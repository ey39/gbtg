==> flow/design.v <==
module  image_reshape
(
    input   wire                    sys_clk         ,
    input   wire                    sys_rst_n       ,
    input   wire                    pi_data_valid   ,
    input   wire    signed  [15:0]  pi_data         ,
    output  reg                     po_data_valid   ,
    output  reg     signed  [15:0]  po_data             
);
parameter   COL_MAX = 10'd1023;
parameter   ROW_MAX = 10'd767;
reg     [9:0]       cnt_col;
reg     [9:0]       cnt_row;
always@(posedge sys_clk or negedge sys_rst_n)
    if(sys_rst_n == 1'b0)
        cnt_col <= 10'd0;
    else    if(pi_data_valid == 1'b1 && cnt_col == COL_MAX)
        cnt_col <= 10'd0;
    else    if(pi_data_valid == 1'b1)
        cnt_col <= cnt_col + 1'b1;
    else
        cnt_col <= cnt_col;
always@(posedge sys_clk or negedge sys_rst_n)
    if(sys_rst_n == 1'b0)
        cnt_row <= 10'd0;
    else    if(pi_data_valid == 1'b1 && cnt_col == COL_MAX && cnt_row == ROW_MAX)
        cnt_row <= 10'd0;
    else    if(pi_data_valid == 1'b1 && cnt_col == COL_MAX)
        cnt_row <= cnt_row + 1'b1;
    else
        cnt_row <= cnt_row;
always@(posedge sys_clk or negedge sys_rst_n)
    if(sys_rst_n == 1'b0)
        po_data_valid <= 1'b0;
    else    if((cnt_col >= 10'd304 && cnt_col <= 10'd719) && (cnt_row >= 176 && cnt_row <= 10'd592))
        po_data_valid <= 1'b1;
    else
        po_data_valid <= 1'b0;
always@(posedge sys_clk or negedge sys_rst_n)
    if(sys_rst_n == 1'b0)
        po_data <= 16'd0;
    else    if(po_data_valid == 1'b1)
        po_data <= pi_data;
    else
        po_data <= po_data;
endmodule
## Reports on image_reshape

The steps from the RTL of image_reshape to its reports follow in flow order.
Line numbers count from 1 in the design file above.
The mark -- stands for no value.

- Top module: image_reshape
- Clock: sys_clk
- Cell library: sky130hd
- Library corner: tt_025C_1v80

## Word level

Counts by Yosys on the flattened word-level netlist (proc, flatten, opt, wreduce; memories kept). Register bits leave out memories and registers merged into their read ports (data or address). Print and check cells are left out. Cells with the same type and inputs are merged into one.

- $add $sub $neg: 2
- Order comparisons: 4
- Equality and inequality tests: 2
- Mux-type cells: 5
- Reductions and logical operators: 7

Operators by type and width:

| kind | number |
|---|---|
| 2-to-1 mux 10 bit | 4 |
| adder 10 x 1 -> 10 bit (second input constant) | 2 |
| less-or-equal comparator 10 bit (second input constant) | 2 |
| equality test 10 bit (second input constant) | 2 |
| >= comparator 10 x 8 -> 1 bit (second input constant) | 1 |
| >= comparator 10 x 9 -> 1 bit (second input constant) | 1 |
| logical AND 1 bit | 5 |
| nonzero test 2 bit | 2 |
| 2-to-1 mux 1 bit | 1 |

- Register bits after elaboration: 37
- Output and inout port bits: 17
- Elaborated cells: 24

## Logic depth

Depth = most cells in a row (Yosys ltp): at word level without a register or memory, in the mapped netlist without a sequential cell, where the memories' decode and read muxes count.

- Depth in word-level cells: 4
- ABC_AREA: 0
- Gate-level depth with buffers: 6

## After synthesis

Source: synth_stat.txt of the flow (Yosys; design flattened, memories mapped). It holds for the ABC_AREA given above (unset counts as 0); a run with the other value may have another netlist.
The area totals of this step are shown rounded.

Cell types:

| type | number | area in all (sq um) |
|---|---|---|
| sky130_fd_sc_hd__dfrtp_1 | 37 | 925.888 |
| sky130_fd_sc_hd__mux2_2 | 18 | 202.694 |
| sky130_fd_sc_hd__ha_1 | 4 | 50.048 |
| sky130_fd_sc_hd__nor2_1 | 11 | 41.29 |
| sky130_fd_sc_hd__a22o_1 | 4 | 35.034 |
| sky130_fd_sc_hd__xnor2_1 | 4 | 35.034 |
| sky130_fd_sc_hd__xor2_1 | 4 | 35.034 |
| sky130_fd_sc_hd__nand2_1 | 9 | 33.782 |
| sky130_fd_sc_hd__nand3_1 | 6 | 30.029 |
| sky130_fd_sc_hd__inv_1 | 7 | 26.275 |
| sky130_fd_sc_hd__a21oi_1 | 5 | 25.024 |
| sky130_fd_sc_hd__and3_1 | 4 | 25.024 |
| sky130_fd_sc_hd__nand2b_1 | 4 | 25.024 |
| sky130_fd_sc_hd__nor4b_4 | 1 | 23.773 |
| sky130_fd_sc_hd__and4_4 | 2 | 22.522 |
| sky130_fd_sc_hd__buf_2 | 4 | 20.019 |
| sky130_fd_sc_hd__o21ai_0 | 4 | 20.019 |
| sky130_fd_sc_hd__nand4_1 | 2 | 12.512 |

Not listed: further types 22, cells in them 24.

- Mapped cells: 154
- Synthesis area: 1780 sq um
- Area of sequential cells: 926 sq um
- Flip-flop cells: 37
- Buffers: 6

## Path before layout

Source: OpenSTA report_checks on the synthesized netlist (no wires, ideal clock, input and output delay 20% of the period each), path of least setup slack; recovery checks are left aside. Register names are those of the netlist, which keeps one name where synthesis merged equal registers.

- Path kind: register to register
- Start point: register cnt_col[0]
- End point: register cnt_row[8]
- Period: 1.56 ns
- Library setup time: 0.125 ns
- Launch time at the first pin: 0.000 ns
- Data arrival time: 1.459 ns
- Data required time: 1.435 ns
- Slack: -0.023 ns
- Delay of the path: 1.584 ns
- Stages: 7
- Buffers on the path: 1
- Synthesis period reached: 1.583 ns

"delay of the path" is the arrival time less input delay plus setup time.
"stages" counts driving pins, that of a launching flip-flop among them; a cell with two outputs on the path counts twice.
"synthesis period reached" = period - worst setup slack (recovery checks aside). The figure is calculated, with input and output delays left at 20% of the set period.
The rows between start and end are the longest chain of elaborated cells between them; the timing report does not say that the signal goes this way. Where chains are equally long, one stands for them.
A line is the first line of the expression or statement that the cell stems from. Yosys adds cells for indexed reads and writes and turns some case tables into memories.
A register here has more assigning lines than the two given.

- Path through: sky130_fd_sc_hd__dfrtp_1 -> sky130_fd_sc_hd__ha_1 -> sky130_fd_sc_hd__and3_1 -> sky130_fd_sc_hd__nand3_2 -> sky130_fd_sc_hd__buf_2 -> sky130_fd_sc_hd__nor3_2 -> sky130_fd_sc_hd__mux2_2
- Length of the longest elaborated chain: 4

Ends and longest elaborated chain, post-synthesis:

| element | line | RTL |
|---|---|---|
| start, declared | 12 | `reg     [9:0]       cnt_col;` |
| start, assigned | 20 | `cnt_col <= cnt_col + 1'b1;` |
| start, assigned | 22 | `cnt_col <= cnt_col;` |
| equality test 10 bit | 28 | `else    if(pi_data_valid == 1'b1 && cnt_col == COL_MAX)` |
| logical AND 1 bit | 28 |  |
| 2-to-1 mux 10 bit | 28 |  |
| 2-to-1 mux 10 bit | 26 | `else    if(pi_data_valid == 1'b1 && cnt_col == COL_MAX && cnt_row == ROW_MAX)` |
| end, assigned | 29 | `cnt_row <= cnt_row + 1'b1;` |
| end, assigned | 31 | `cnt_row <= cnt_row;` |
| end, declared | 13 | `reg     [9:0]       cnt_row;` |

## Path in the finished layout

Path of least setup slack in the final report of entry A (OpenROAD, finished layout, wires in). Where an end is a register, its clock arrival counts in the times.

- Path kind: register to register
- Start point: register cnt_col[0]
- End point: register cnt_row[6]
- Period: 1.23 ns
- Library setup time: 0.08 ns
- Launch time at the first pin: 0.35 ns
- Data arrival time: 1.82 ns
- Data required time: 1.50 ns
- Slack: -0.33 ns
- Stages: 8
- Buffers on the path: 2

The rows between start and end are the longest chain of elaborated cells between them; the timing report does not say that the signal goes this way. Where chains are equally long, one stands for them.
A register here has more assigning lines than the two given.

- Path through: sky130_fd_sc_hd__dfrtp_1 -> sky130_fd_sc_hd__ha_4 -> sky130_fd_sc_hd__and3_4 -> sky130_fd_sc_hd__nand3_4 -> sky130_fd_sc_hd__buf_4 -> sky130_fd_sc_hd__buf_6 -> sky130_fd_sc_hd__nor2_4 -> sky130_fd_sc_hd__xor2_1
- Length of the longest elaborated chain: 4

Ends and longest elaborated chain, after layout:

| element | line | RTL |
|---|---|---|
| start, declared | 12 | `reg     [9:0]       cnt_col;` |
| start, assigned | 20 | `cnt_col <= cnt_col + 1'b1;` |
| start, assigned | 22 | `cnt_col <= cnt_col;` |
| equality test 10 bit | 28 | `else    if(pi_data_valid == 1'b1 && cnt_col == COL_MAX)` |
| logical AND 1 bit | 28 |  |
| 2-to-1 mux 10 bit | 28 |  |
| 2-to-1 mux 10 bit | 26 | `else    if(pi_data_valid == 1'b1 && cnt_col == COL_MAX && cnt_row == ROW_MAX)` |
| end, assigned | 29 | `cnt_row <= cnt_row + 1'b1;` |
| end, assigned | 31 | `cnt_row <= cnt_row;` |
| end, declared | 13 | `reg     [9:0]       cnt_row;` |

FLOW RESULTS
============

Record of 2 stored runs of the RTL-to-layout flow on image_reshape, platform sky130hd. The runs are unordered. Constraints: input delay and output delay 20% of the set period each, output load 0.01 pF.
"achieved period" means the clock period less the worst setup slack. The figure is calculated, with input and output delays left at 20% of the set period.
"critical path time" = time allowed to the worst setup path (clock period - input delay - output delay, where it has them) - its slack; a late launch clock adds to it, a late capture clock takes from it.
"total power of the final layout" rests on the timing tool's default activity at the inputs, not on a simulated workload.
The measured numbers are rounded.
Among the settings, - means not set for that run.
Among the results, - means that no value is shown for the run.

| setting or result | entry A | entry B |
|---|---|---|
| period_ns | 1.23 | 1.79 |
| CORE_UTILIZATION | 52 | 72 |
| SETUP_SLACK_MARGIN | 0.03 | - |
| PLACE_DENSITY | 0.85 | 0.48 |
| CORE_ASPECT_RATIO | 1.18 | 1.46 |
| CORE_MARGIN | 7 | 2 |
| CAP_MARGIN | 35 | 25 |
| SLEW_MARGIN | 20 | 20 |
| CELL_PAD_IN_SITES_GLOBAL_PLACEMENT | - | 3 |
| MAX_ROUTING_LAYER | - | met4 |
| standard-cell area after layout (sq um) | 2650 | - |
| worst setup slack after layout (ns) | -0.326 | - |
| achieved period (ns) | 1.556 | - |
| final setup TNS (ns) | -3.60 | - |
| Yosys chip area after synthesis (sq um) | 1780 | - |
| die footprint (sq um) | 5250 | - |
| utilization after routing | 0.831 | - |
| total power of the final layout (mW) | 2.69 | - |
| critical path time (ns) | 1.56 | - |
| kind of the worst setup path | register to register | - |

Entry B: incomplete, placement halted on GPL-0301
